==> flow/design.v <==
module dup_range (
    input wire signed [31:0] base,
    input wire signed [31:0] limit,
    input wire signed [31:0] step,
    input wire _clock,  
    input wire _reset,  
    input wire _start,  
    input wire _ready,  
    output reg _valid,  
    output reg _done,  
    output reg signed [31:0] _0
);
    localparam _state_1 = 0;
    localparam _state_0_while = 1;
    localparam _state_0_while_3 = 2;
    localparam _state_fake = 3;
    localparam _state_0_while_0 = 4;
    localparam _state_0_while_2 = 5;
    localparam _state_2 = 6;
    localparam _state_0_while_1 = 7;
    reg signed [31:0] _value;
    reg signed [31:0] _counter;
    reg signed [31:0] _state;
    reg signed [31:0] _base;
    reg signed [31:0] _limit;
    reg signed [31:0] _step;
    hrange _inst (
        ._clock(_clock),
        ._start(_hrange_inst__start),
        ._reset(1'b0),
        ._ready(_hrange_inst__ready),
        .base(_hrange_inst_base),
        .limit(_hrange_inst_limit),
        .step(_hrange_inst_step),
        ._done(_hrange_inst__done),
        ._valid(_hrange_inst__valid),
        ._0(_hrange_inst__0)
    );
    reg _hrange_inst__start;
    reg _hrange_inst__reset;
    reg _hrange_inst__ready;
    reg _hrange_inst__done;
    reg _hrange_inst__valid;
    reg signed [31:0] _hrange_inst_base;
    reg signed [31:0] _hrange_inst_limit;
    reg signed [31:0] _hrange_inst_step;
    wire signed [31:0] _hrange_inst__0;
    always @(posedge _clock) begin
        _done <= 0;
        if (_ready) begin
            _valid <= 0;
        end
        if (_reset) begin
            _state <= _state_fake;
        end
        if (_start) begin
            _base <= base;
            _limit <= limit;
            _step <= step;
            _counter <= base;
            _state <= _state_1;
        end else begin
            if ($signed(_ready || !(_valid))) begin
                case (_state)
                    _state_0_while_0: begin
                        _counter <= $signed(_counter + _step);
                        _state <= _state_0_while;
                    end
                    _state_0_while_1: begin
                        _0 <= _value;
                        _valid <= 1;
                        _state <= _state_0_while_0;
                    end
                    _state_0_while_2: begin
                        _0 <= _value;
                        _valid <= 1;
                        _state <= _state_0_while_1;
                    end
                    _state_0_while_3: begin
                        _hrange_inst__start <= 0;
                        _hrange_inst__ready <= 1;
                        if (_hrange_inst__ready && _hrange_inst__valid) begin
                            _value <= _hrange_inst__0;
                            _hrange_inst__ready <= 0;
                            _state <= _state_0_while_2;
                        end
                        if (_hrange_inst__done) begin
                            _state <= _state_fake;
                            _hrange_inst__ready <= 0;
                        end
                    end
                    _state_fake: begin
                        _done <= 1;
                        _state <= _state_fake;
                    end
                    _state_0_while: begin
                        if ((_counter < _limit)) begin
                            _state <= _state_0_while_3;
                        end else begin
                            _state <= _state_fake;
                        end
                    end
                    _state_1: begin
                        _hrange_inst_base <= _base;
                        _hrange_inst_limit <= _limit;
                        _hrange_inst_step <= _step;
                        _hrange_inst__ready <= 0;  
                        _hrange_inst__start <= 1;
                        _state <= _state_0_while_3;
                    end
                endcase
            end
        end
    end
endmodule
module hrange (
    input wire signed [31:0] base,
    input wire signed [31:0] limit,
    input wire signed [31:0] step,
    input wire _clock,  
    input wire _reset,  
    input wire _start,  
    input wire _ready,  
    output reg _valid,  
    output reg _done,  
    output reg signed [31:0] _0,
    output reg signed [31:0] _1
);
    localparam _state_0_while_0 = 0;
    localparam _state_1 = 1;
    localparam _state_1_while = 2;
    localparam _state_done = 3;
    reg signed [31:0] _i;
    reg signed [31:0] _state;
    reg signed [31:0] _base;
    reg signed [31:0] _limit;
    reg signed [31:0] _step;
    always @(posedge _clock) begin
        _done <= 0;
        if (_ready) begin
            _valid <= 0;
        end
        if (_reset) begin
            _state <= _state_done;
        end
        if (_start) begin
            _base <= base;
            _limit <= limit;
            _step <= step;
            if ((_i < limit)) begin
                _i <= $signed(_i + step);
                _0 <= $signed(_i + step);
                _1 <= $signed(_i + step);
                _valid <= 1;
                _state <= _state_1_while;
            end else begin
                _i <= base;
                _done <= 1;
                _state <= _state_done;
            end
        end else begin
            if ((_ready || !(_valid))) begin
                case (_state)
                    _state_done: begin
                        _done <= 1;
                    end
                endcase
            end
        end
    end
endmodule
module dup_range_goal (
    input wire signed [31:0] base,
    input wire signed [31:0] limit,
    input wire signed [31:0] step,
    input wire _clock,  
    input wire _reset,  
    input wire _start,  
    input wire _ready,  
    output reg _valid,  
    output reg _done,  
    output reg signed [31:0] _0
);
    localparam _state_0_call_0 = 0;
    localparam _state_0_for_0 = 1;
    localparam _state_0_for_1 = 2;
    localparam _state_0_for_1_t_0 = 3;
    localparam _state_1_call_0 = 4;
    localparam _state_1_for_0 = 5;
    localparam _state_done = 6;
    reg signed [31:0] _i;
    reg signed [31:0] _j;
    reg signed [31:0] _state;
    reg signed [31:0] _base;
    reg signed [31:0] _limit;
    reg signed [31:0] _step;
    reg [31:0] _inst_hrange_base;
    reg [31:0] _inst_hrange_limit;
    reg [31:0] _inst_hrange_step;
    wire [31:0] _inst_hrange_0;
    wire [31:0] _inst_hrange_1;
    wire _inst_hrange__valid;
    wire _inst_hrange__done;
    reg _inst_hrange__start;
    reg _inst_hrange__ready;
    hrange _inst (
        .base(_inst_hrange_base),
        .limit(_inst_hrange_limit),
        .step(_inst_hrange_step),
        ._0(_inst_hrange_0),
        ._1(_inst_hrange_1),
        ._valid(_inst_hrange__valid),
        ._done(_inst_hrange__done),
        ._clock(_clock),
        ._start(_inst_hrange__start),
        ._reset(_reset),
        ._ready(_inst_hrange__ready)
        );
    always @(posedge _clock) begin
        _done <= 0;
        if (_ready) begin
            _valid <= 0;
        end
        if (_reset) begin
            _state <= _state_done;
        end
        if (_start) begin
            _base <= base;
            _limit <= limit;
            _step <= step;
            _inst_hrange__ready <= 1;
            _inst_hrange__start <= 0;
            if ((1 && _inst_hrange__valid)) begin
                _inst_hrange__ready <= 0;
                _i <= _inst_hrange_0;
                _j <= _inst_hrange_1;
                if (_inst_hrange__done) begin
                    _inst_hrange__ready <= 0;
                    _inst_hrange__start <= 1;
                    _inst_hrange_base <= base;
                    _inst_hrange_limit <= limit;
                    _inst_hrange_step <= step;
                    _state <= _state_done;
                end else begin
                    _0 <= _inst_hrange_1;
                    _valid <= 1;
                    _state <= _state_1_for_0;
                end
            end else begin
                if (_inst_hrange__done) begin
                    _inst_hrange__ready <= 0;
                    _inst_hrange__start <= 1;
                    _inst_hrange_base <= base;
                    _inst_hrange_limit <= limit;
                    _inst_hrange_step <= step;
                    _state <= _state_done;
                end else begin
                    _state <= _state_1_call_0;
                end
            end
        end else begin
            if ((_ready || !(_valid))) begin
                case (_state)
                    _state_done: begin
                        _done <= 1;
                        _state <= _state_done;
                    end
                    _state_1_for_0: begin
                        if ($signed(_i > $signed(4))) begin
                            _0 <= _i;
                            _valid <= 1;
                            _state <= _state_1_call_0;
                        end else begin
                            _inst_hrange__ready <= 1;
                            _inst_hrange__start <= 0;
                            if ((1 && _inst_hrange__valid)) begin
                                _inst_hrange__ready <= 0;
                                _i <= _inst_hrange_0;
                                _j <= _inst_hrange_1;
                                if (_inst_hrange__done) begin
                                    _inst_hrange__ready <= 0;
                                    _inst_hrange__start <= 1;
                                    _inst_hrange_base <= _base;
                                    _inst_hrange_limit <= _limit;
                                    _inst_hrange_step <= _step;
                                    _state <= _state_done;
                                end else begin
                                    _0 <= _inst_hrange_1;
                                    _valid <= 1;
                                    _state <= _state_1_for_0;
                                end
                            end else begin
                                if (_inst_hrange__done) begin
                                    _inst_hrange__ready <= 0;
                                    _inst_hrange__start <= 1;
                                    _inst_hrange_base <= _base;
                                    _inst_hrange_limit <= _limit;
                                    _inst_hrange_step <= _step;
                                    _state <= _state_done;
                                end else begin
                                    _state <= _state_1_call_0;
                                end
                            end
                        end
                    end
                endcase
            end
        end
    end
endmodule
# From RTL to reports: dup_range
# What the tools print for dup_range, step after step.
# Lines are those of the file above, counted from 1.
# Operators: Yosys type, input widths -> output width; for muxes data width and select width s.
# Library cell names are shortened.
design:
  top: "dup_range"
  clk_port: "_clock"
  lib: "sky130hd"
  lib_corner: "tt_025C_1v80"

# Elaborated design
# Yosys after proc, flatten, opt, wreduce and memory -nomap, before mapping. Memory bits, and registers merged into a memory's read port (data or address), are not among the register bits. Print and check cells are not counted.
op_classes:
  eq_ne: 7
  mux: 28
  reduce_and_logical: 17
  addsub: 2
  logic: 2
  n_cmp: 2
op_table:
  columns: ["operator", "count"]
  rows:
  - ["$mux 32", 9]
  - ["$pmux 32 s7", 1]
  - ["$eq 32x2->1 const B", 3]
  - ["$eq 32x3->1 const B", 3]
  - ["$add 32x32->32", 2]
  - ["$lt 32x32->1", 2]
  - ["$eq 32x1->1 const B", 1]
  - ["$logic_not 32->1", 1]
  - ["$mux 1", 16]
  - ["$reduce_and 3->1", 3]
  - ["$reduce_bool 2->1", 3]
  - ["$reduce_and 2->1", 2]
  - ["$reduce_or 2->1", 2]
  - ["$reduce_and 4->1", 1]
  - ["$pmux 1 s2", 2]
  - ["$logic_or 1x1->1", 2]
  - ["$not 1->1", 2]
  - ["$logic_not 1->1", 2]
  - ["$logic_and 1x1->1", 1]
bits:
  reg_bits: 422
  elab_cells: 77
  out_inout_bits: 34

# Longest topological paths
# Depth = most cells in a row (Yosys ltp): at word level without a register or memory, in the mapped netlist without a sequential cell, where the memories' decode and read muxes count.
depth:
  word_depth: 5
  abc_area: 0
  depth_mapped: 11

# After synthesis
# Source: synth_stat.txt of the flow (Yosys; design flattened, memories mapped). It holds for the ABC_AREA given above (unset counts as 0); a run with the other value may have another netlist.
by_type:
  columns: ["cell_type", "count", "type_area_um2"]
  rows:
  - ["edfxtp_1", 355, 1.07E+04]
  - ["ha_1", 124, 1.55E+03]
  - ["a21oi_1", 70, 350.336]
  - ["mux2_2", 31, 349.085]
  - ["nand2_1", 93, 349.085]
  - ["inv_1", 91, 341.578]
  - ["o21ai_0", 62, 310.298]
  - ["xnor2_1", 34, 297.786]
  - ["a21o_1", 34, 255.245]
  - ["dfxtp_1", 11, 220.211]
  - ["nor2_1", 35, 131.376]
  - ["xor2_1", 14, 122.618]
  - ["nand2b_1", 16, 100.096]
  - ["a211oi_1", 12, 90.086]
  - ["nand4_1", 14, 87.584]
  - ["nor3_1", 17, 85.082]
  - ["o21a_1", 11, 82.579]
  - ["o31ai_1", 11, 82.579]
# Not listed: further types 58, cells in them 166.
mapped:
  cells: 1201
  ff_cells: 366
  synth_area_um2: 16737.3
# The figures by module come from a second, unflattened synthesis with its own total; it is not the netlist above.
unflattened:
  cells_unflattened: 1204
  hier_area_um2: 16752.3
# Each row is one instance without its submodules.
modules:
  columns: ["mod", "instances", "seq_area_um2", "area_um2", "n_cells"]
  rows:
  - ["dup_range", 1, 8888.5, 11677.4, 716]
  - ["hrange", 1, 1981.9, 5074.9, 488]

# Path before layout
# OpenSTA on the mapped netlist: ideal clock, no wires. The path of least setup slack (recovery checks aside). Input and output delay are each 20% of the period. Register names are those of the netlist, which keeps one name where synthesis merged equal registers.
synth_timing:
  path_type: "in2reg"
  startpoint: "in _ready"
  endpoint: "reg _hrange_inst_base[0]"
  period_ns: 3.71
  delay_ns: 3.088
  in_delay_ns: 0.742
  setup_ns: 0.467
  slack_ns: -0.120
  t_arrival_ns: 3.363
  path_buffers: 1
  stages: 3
  launch_ns: 0.742
  period_less_setup_slack_ns: 3.83
# "delay_ns" = arrival - input delay + setup time.
# "stages" counts driving pins, that of a launching flip-flop among them; a cell with two outputs on the path counts twice.
# "period_less_setup_slack_ns" is the clock period less the worst setup slack; recovery checks do not enter. This is arithmetic on one report: input and output delays are still those of the set period (20% each).
# Between the ends stands the longest chain of elaborated cells between them, by number of cells; it is not shown to be the way that was timed. Of several equally long chains one is given.
# A line is the first line of the expression or statement that the cell stems from. Yosys adds cells for indexed reads and writes and turns some case tables into memories.
synth_between:
  path_cell_list: "nand2b_1 > clkbuf_1 > and3_1"
  elab_chain_len: 2
  cells_between: 2
synth_lines:
  columns: ["item", "line_no", "rtl"]
  rows:
  - ["from (decl)", 8, "input wire _ready,"]
  - ["$logic_or 1x1->1", 63, "if ($signed(_ready || !(_valid))) begin"]
  - ["$reduce_and 3->1", null, null]
  - ["to (assign)", 104, "_hrange_inst_base <= _base;"]
  - ["to (decl)", 44, "reg signed [31:0] _hrange_inst_base;"]

# Timing after layout
# From the final timing report of stored run 1: the path of least setup slack in the routed layout; clock arrival at registers is part of the times.
layout_timing:
  path_type: "reg2reg"
  startpoint: "reg _step[0]"
  endpoint: "reg _counter[30]"
  setup_ns: 0.27
  launch_ns: 0.52
  stages: 12
  period_ns: 6.62
  t_arrival_ns: 3.50
  path_buffers: 0
  slack_ns: 3.36
# Between the ends stands the longest chain of elaborated cells between them, by number of cells; it is not shown to be the way that was timed. Of several equally long chains one is given.
layout_between:
  path_cell_list: "edfxtp_1 > ha_1 > inv_1 > fa_1 > nor2b_1 > o211ai_1 > a31oi_1 > o21a_1 > a221oi_1 > o21ai_1 > nor4b_1 > a311oi_1"
  elab_chain_len: 4
  cells_between: 4
layout_lines:
  columns: ["item", "line_no", "rtl"]
  rows:
  - ["from (decl)", 26, "reg signed [31:0] _step;"]
  - ["from (assign)", 59, "_step <= step;"]
  - ["$add 32x32->32", 66, "_counter <= $signed(_counter + _step);"]
  - ["$mux 32", 64, "case (_state)"]
  - ["$mux 32", 63, "if ($signed(_ready || !(_valid))) begin"]
  - ["$mux 32", 56, "if (_start) begin"]
  - ["to (assign)", 60, "_counter <= base;"]
  - ["to (assign)", 66, null]
  - ["to (decl)", 22, "reg signed [31:0] _counter;"]

# Design dup_range on sky130hd. What follows are 2 stored runs of the flow, each under its own settings; their order means nothing. The constraints put input and output delay at 20% of the set period each and load the outputs with 0.01 pF.
# "achievedPeriod_ns" means the clock period less the worst setup slack. The figure is calculated, with input and output delays left at 20% of the set period.
# By "total_power_uw" is meant OpenSTA's value without simulated activity: inputs other than the clock are taken to toggle once in ten clock periods, and the tool carries that through the logic.
runs:
  - name: "stored run 1"
    settings:
      period_ns: 6.62
      CORE_UTILIZATION: 63
      SETUP_SLACK_MARGIN: -0.36
      PLACE_DENSITY_LB_ADDON: 0.08
      TNS_END_PERCENT: 45
      CTS_CLUSTER_DIAMETER: 191
      SLEW_MARGIN: 25
      MIN_ROUTING_LAYER: "met1"
      MAX_ROUTING_LAYER: "met5"
      CAP_MARGIN: 20
      CORE_MARGIN: 2
    results:
      achievedPeriod_ns: 3.259
      setup_ws_ns: 3.361
      die_footprint_um2: 27887.3
      utilization_pct: 75.8
      setup_tns_ns: 0.000
      yosys.chip_area_um2: 16737.3
      total_power_uw: 6037
      fin_hold_ws_ns: 0.411
  - name: "stored run 2"
    settings:
      period_ns: 6.51
      CORE_UTILIZATION: 64
      SETUP_SLACK_MARGIN: 0.82
      PLACE_DENSITY_LB_ADDON: 0.04
      CORE_ASPECT_RATIO: 0.59
      ABC_AREA: 1
      CTS_CLUSTER_SIZE: 66
      SLEW_MARGIN: 0
      CAP_MARGIN: 20
      CORE_MARGIN: 2
    results:
      achievedPeriod_ns: 3.349
      setup_ws_ns: 3.161
      die_footprint_um2: 29214.1
      utilization_pct: 76.2
      setup_tns_ns: 0.000
      yosys.chip_area_um2: 17803.3
      total_power_uw: 8196
      fin_hold_ws_ns: 0.414
