==> flow/design.v <==
module testing (
    input wire [31:0] n,
    input wire _start,
    input wire _clock,
    output reg [31:0] _out0,
    output reg _done,
    output reg _valid
);
    reg signed [31:0] i;
    reg signed [31:0] _1_while_0_t_0;
    reg signed [31:0] _1_while_0_f_0;
    reg signed [31:0] _1_while_0;
    reg signed [31:0] _statelmaodone;
    reg signed [31:0] _0;
    reg signed [31:0] _1_while;
    reg signed [31:0] _2;
    reg signed [31:0] _state;
    always @(posedge _clock) begin
        _valid <= 0;
        _done <= 0;
        if (_start) begin
            _done <= 0;
            i <= 0;
            _1_while_0_t_0 <= 1;
            _1_while_0_f_0 <= 2;
            _1_while_0 <= 3;
            _statelmaodone <= 4;
            _0 <= 5;
            _1_while <= 6;
            _2 <= 7;
            _state <= 7;
        end else begin
            case (_state)
              	_1_while: begin
                  if (i < n) begin
                    if (i > 1) begin
                      i <= (i + 1);
                    end else begin
                      i <= (i + 2);
                    end
                  end else begin
                    _out0 <= i;
					_state <= _statelmaodone;
                  end
                end
                _2: begin
                  i <= 0;
                  if (0 < n) begin
                    if (0 > 1) begin
                      i <= 0 + 1;
                   	  _state <= _1_while;
                    end else begin
                      i <= 0 + 2;
                   	  _state <= _1_while;
                    end
                  end else begin
                    _out0 <= 0;
                    _state <= _statelmaodone;
                  end
                end
                _statelmaodone: begin
                    _done <= 1;
                end
            endcase
        end
    end
endmodule
# --- Step by step through the tools: testing ---
# The steps from the RTL of testing to its reports follow in flow order.
# Line numbers count from 1 in the design file above.
# Operators carry their Yosys type and port widths (W data, S select, Z words).
# Library cell names are shortened.
design:
  top: "testing"
  clock_port: "_clock"
  library: "sky130hd"
  corner: "tt_025C_1v80"

# --- Word level ---
# Counts by Yosys on the flattened word-level netlist (proc, flatten, opt, wreduce; memories kept). Register bits leave out memories and registers merged into their read ports (data or address). Print and check cells are left out.
bits:
  ff_bits: 97
  input_bits: 34
  output_inout_bits: 34
  elab_cells: 35
op_classes:
  add_sub_neg: 2
  cmp: 3
  n_eq: 6
  mux: 14
  logic: 1
  reduce_and_logical: 5
ops:
  columns: ["operator", "count"]
  rows:
  - ["$mux W32", 11]
  - ["$eq A32 B3 Y1 const B", 3]
  - ["$lt A1 B32 Y1 const A", 1]
  - ["$add A32 B2 Y32 const B", 1]
  - ["$gt A32 B2 Y1 const B", 1]
  - ["$add A32 B3 Y32 const B", 1]
  - ["$lt A32 B32 Y1", 1]
  - ["$ne A2 B2 Y1 const B", 2]
  - ["$reduce_and A2 Y1", 2]
  - ["$reduce_and A4 Y1", 1]
  - ["$mux W2", 2]
  - ["$reduce_or A3 Y1", 1]
  - ["$ne A2 B1 Y1 const B", 1]
  - ["$reduce_bool A2 Y1", 1]
  - ["$not A1 Y1", 1]
  - ["$mux W1", 1]

# --- Logic depth ---
# Yosys ltp: most cells in a row. Word level: on the elaborated netlist, between registers, memories and ports. Mapped: between sequential cells and ports; inverters and the memories' decode and read muxes count.
logic_depth:
  ltp_word: 4
  ABC_AREA: 1
  depth_mapped: 17
  ltp_nobuf: 16

# --- Mapped cells and area ---
# Yosys stat after the flow's synthesis: flattened, memories mapped to cells. It holds for the ABC_AREA given above (unset counts as 0); a run with the other value may have another netlist.
# Totals and module areas in this step are rounded.
synth_totals:
  stdcells: 785
  area_um2: 5340
  sequential_area_um2: 1660
  ffs: 67
  buffers: 30
by_type:
  columns: ["cell", "count", "area_total_um2"]
  rows:
  - ["edfxtp_1", 32, 960.922]
  - ["nand2_1", 210, 788.256]
  - ["dfxtp_1", 35, 700.672]
  - ["ha_1", 35, 437.92]
  - ["nor2_1", 113, 424.157]
  - ["inv_1", 99, 371.606]
  - ["xor2_1", 41, 359.094]
  - ["a21oi_1", 48, 240.23]
  - ["nand3_1", 44, 220.211]
  - ["nor2_4", 8, 90.086]
  - ["o21ai_0", 14, 70.067]
  - ["nand2_2", 11, 68.816]
  - ["nor2_2", 10, 62.56]
  - ["nand4_1", 9, 56.304]
  - ["nor4_1", 9, 56.304]
  - ["buf_2", 11, 55.053]
  - ["nor3_2", 5, 50.048]
  - ["buf_4", 6, 45.043]
# Not listed: further types 15, cells in them 45.

# --- Worst setup path after synthesis ---
# OpenSTA on the mapped netlist: ideal clock, no wires. The path of least setup slack (recovery checks aside). Input and output delay are each 20% of the period. Register names are those of the netlist, which keeps one name where synthesis merged equal registers.
synth_path:
  path_type: "input -> register"
  startpoint: "in n[31]"
  endpoint: "reg _out0[0]"
  clock_period_ns: 5.35
  input_delay_ns: 1.070
  setup_time_ns: 0.387
  launch_ns: 1.070
  t_arrival_ns: 2.828
  required_time_ns: 4.963
  path_slack_ns: 2.135
  path_delay_ns: 2.145
  path_stages: 12
  n_path_buf: 0
  synth_period_reached_ns: 3.215
# "path_delay_ns" is the arrival time less input delay plus setup time.
# "path_stages" counts driving pins, that of a launching flip-flop among them; a cell with two outputs on the path counts twice.
# "synth_period_reached_ns" is the clock period less the worst setup slack; recovery checks do not enter. This is arithmetic on one report: input and output delays are still those of the set period (20% each).
# Between the ends stands the longest chain of elaborated cells between them, by number of cells; it is not shown to be the way that was timed. Of several equally long chains one is given.
# A line is the first line of the expression or statement that the cell stems from. Yosys adds cells for indexed reads and writes and turns some case tables into memories.
# Only ways into the end's enable, where the timed path ends, are counted here.
synth_between:
  path_cell_list: "inv_1 > ha_1 > nand4_1 > inv_1 > nand2_1 > nor4_1 > nand2_2 > nand2_1 > nand2_1 > nand2_1 > nand3_1 > inv_1"
  elab_chain_len: 3
  cells_between: 5
  cone_lines: 2
  classes_between: "compare: 2; eq/ne: 2; reduce/logical: 1"
synth_lines:
  columns: ["element", "line_no", "text"]
  rows:
  - ["start: declaration", 2, "input wire [31:0] n,"]
  - ["$lt A1 B32 Y1", 48, "if (0 < n) begin"]
  - ["$ne A2 B1 Y1", null, null]
  - ["$reduce_and A4 Y1", null, null]
  - ["end: assignment", 42, "_out0 <= i;"]
  - ["end: assignment", 57, "_out0 <= 0;"]
  - ["end: declaration", 5, "output reg [31:0] _out0,"]

# --- Path in the finished layout ---
# Path of least setup slack in the final report of job 1 (OpenROAD, finished layout, wires in). Where an end is a register, its clock arrival counts in the times.
layout_path:
  path_type: "input -> register"
  startpoint: "in n[17]"
  endpoint: "reg i[1]"
  clock_period_ns: 4.35
  input_delay_ns: 0.87
  setup_time_ns: 0.10
  launch_ns: 0.87
  t_arrival_ns: 3.39
  required_time_ns: 4.59
  path_slack_ns: 1.20
  path_stages: 13
  n_path_buf: 1
# Between the ends stands the longest chain of elaborated cells between them, by number of cells; it is not shown to be the way that was timed. Of several equally long chains one is given.
# At most two assigning lines are given for a register; there are more.
layout_between:
  path_cell_list: "clkdlybuf4s50_1 > inv_1 > ha_1 > a21oi_1 > o21ai_0 > nand2_1 > a21oi_1 > nor2_1 > nand3_4 > nand2_1 > inv_1 > nor2_1 > nor2_1"
  elab_chain_len: 4
  cells_between: 8
  cone_lines: 3
  classes_between: "compare: 2; eq/ne: 1; mux: 4; reduce/logical: 1"
layout_lines:
  columns: ["element", "line_no", "text"]
  rows:
  - ["start: declaration", 2, "input wire [31:0] n,"]
  - ["$lt A1 B32 Y1", 48, "if (0 < n) begin"]
  - ["$mux W2", 48, null]
  - ["$mux W32 (2 in a row)", 33, "case (_state)"]
  - ["end: assignment", 37, "i <= (i + 1);"]
  - ["end: assignment", 39, "i <= (i + 2);"]
  - ["end: declaration", 9, "reg signed [31:0] i;"]

# Module testing, platform sky130hd: 2 stored runs of the flow (Yosys, OpenROAD) with differing settings, in no particular order. Input and output delays are each 20% of the period that was set; the output load is 0.01 pF.
# "achieved_period_ns" is the run's clock period less its worst setup slack. It is reckoned from that one timing run; input and output delays stay at 20% of the period that was set.
# "worstPathTime_ns": the worst setup path's part of the clock period (all of it between registers, 20% less for each end at a port) less its slack. A launch clock that arrives late makes it longer, a capture clock that arrives late makes it shorter.
# Results are given in rounded form.
runs:
  - name: "job 1"
    settings:
      period_ns: 4.35
      CORE_UTILIZATION: 42
      SETUP_SLACK_MARGIN: 0.87
      PLACE_DENSITY: 0.93
      CORE_ASPECT_RATIO: 0.86
      CORE_MARGIN: 5
      CELL_PAD_IN_SITES_GLOBAL_PLACEMENT: 0
      ABC_AREA: 1
      GPL_ROUTABILITY_DRIVEN: 1
      CAP_MARGIN: 30
      SLEW_MARGIN: 20
    results:
      post_synth_area_um2: 5340
      achieved_period_ns: 3.152
      fin_hold_ws_ns: 0.491
      design_die_area_um2: 15100
      fin_ws_ns: 1.20
      worstPathTime_ns: 2.28
      worstPathKind: "input -> register"
      finish.stdcell_area_um2: 6350
  - name: "job 2"
    settings:
      period_ns: 8.85
      CORE_UTILIZATION: 50
      SETUP_SLACK_MARGIN: 1.61
      PLACE_DENSITY: 0.59
      CORE_MARGIN: 5
      TNS_END_PERCENT: 90
      CTS_CLUSTER_SIZE: 93
      MAX_ROUTING_LAYER: "met4"
      CAP_MARGIN: 20
      SLEW_MARGIN: 20
    results:
      post_synth_area_um2: 3980
      achieved_period_ns: 5.002
      fin_hold_ws_ns: 0.545
      design_die_area_um2: 9840
      fin_ws_ns: 3.85
      worstPathTime_ns: 3.23
      worstPathKind: "input -> register"
      finish.stdcell_area_um2: 4930
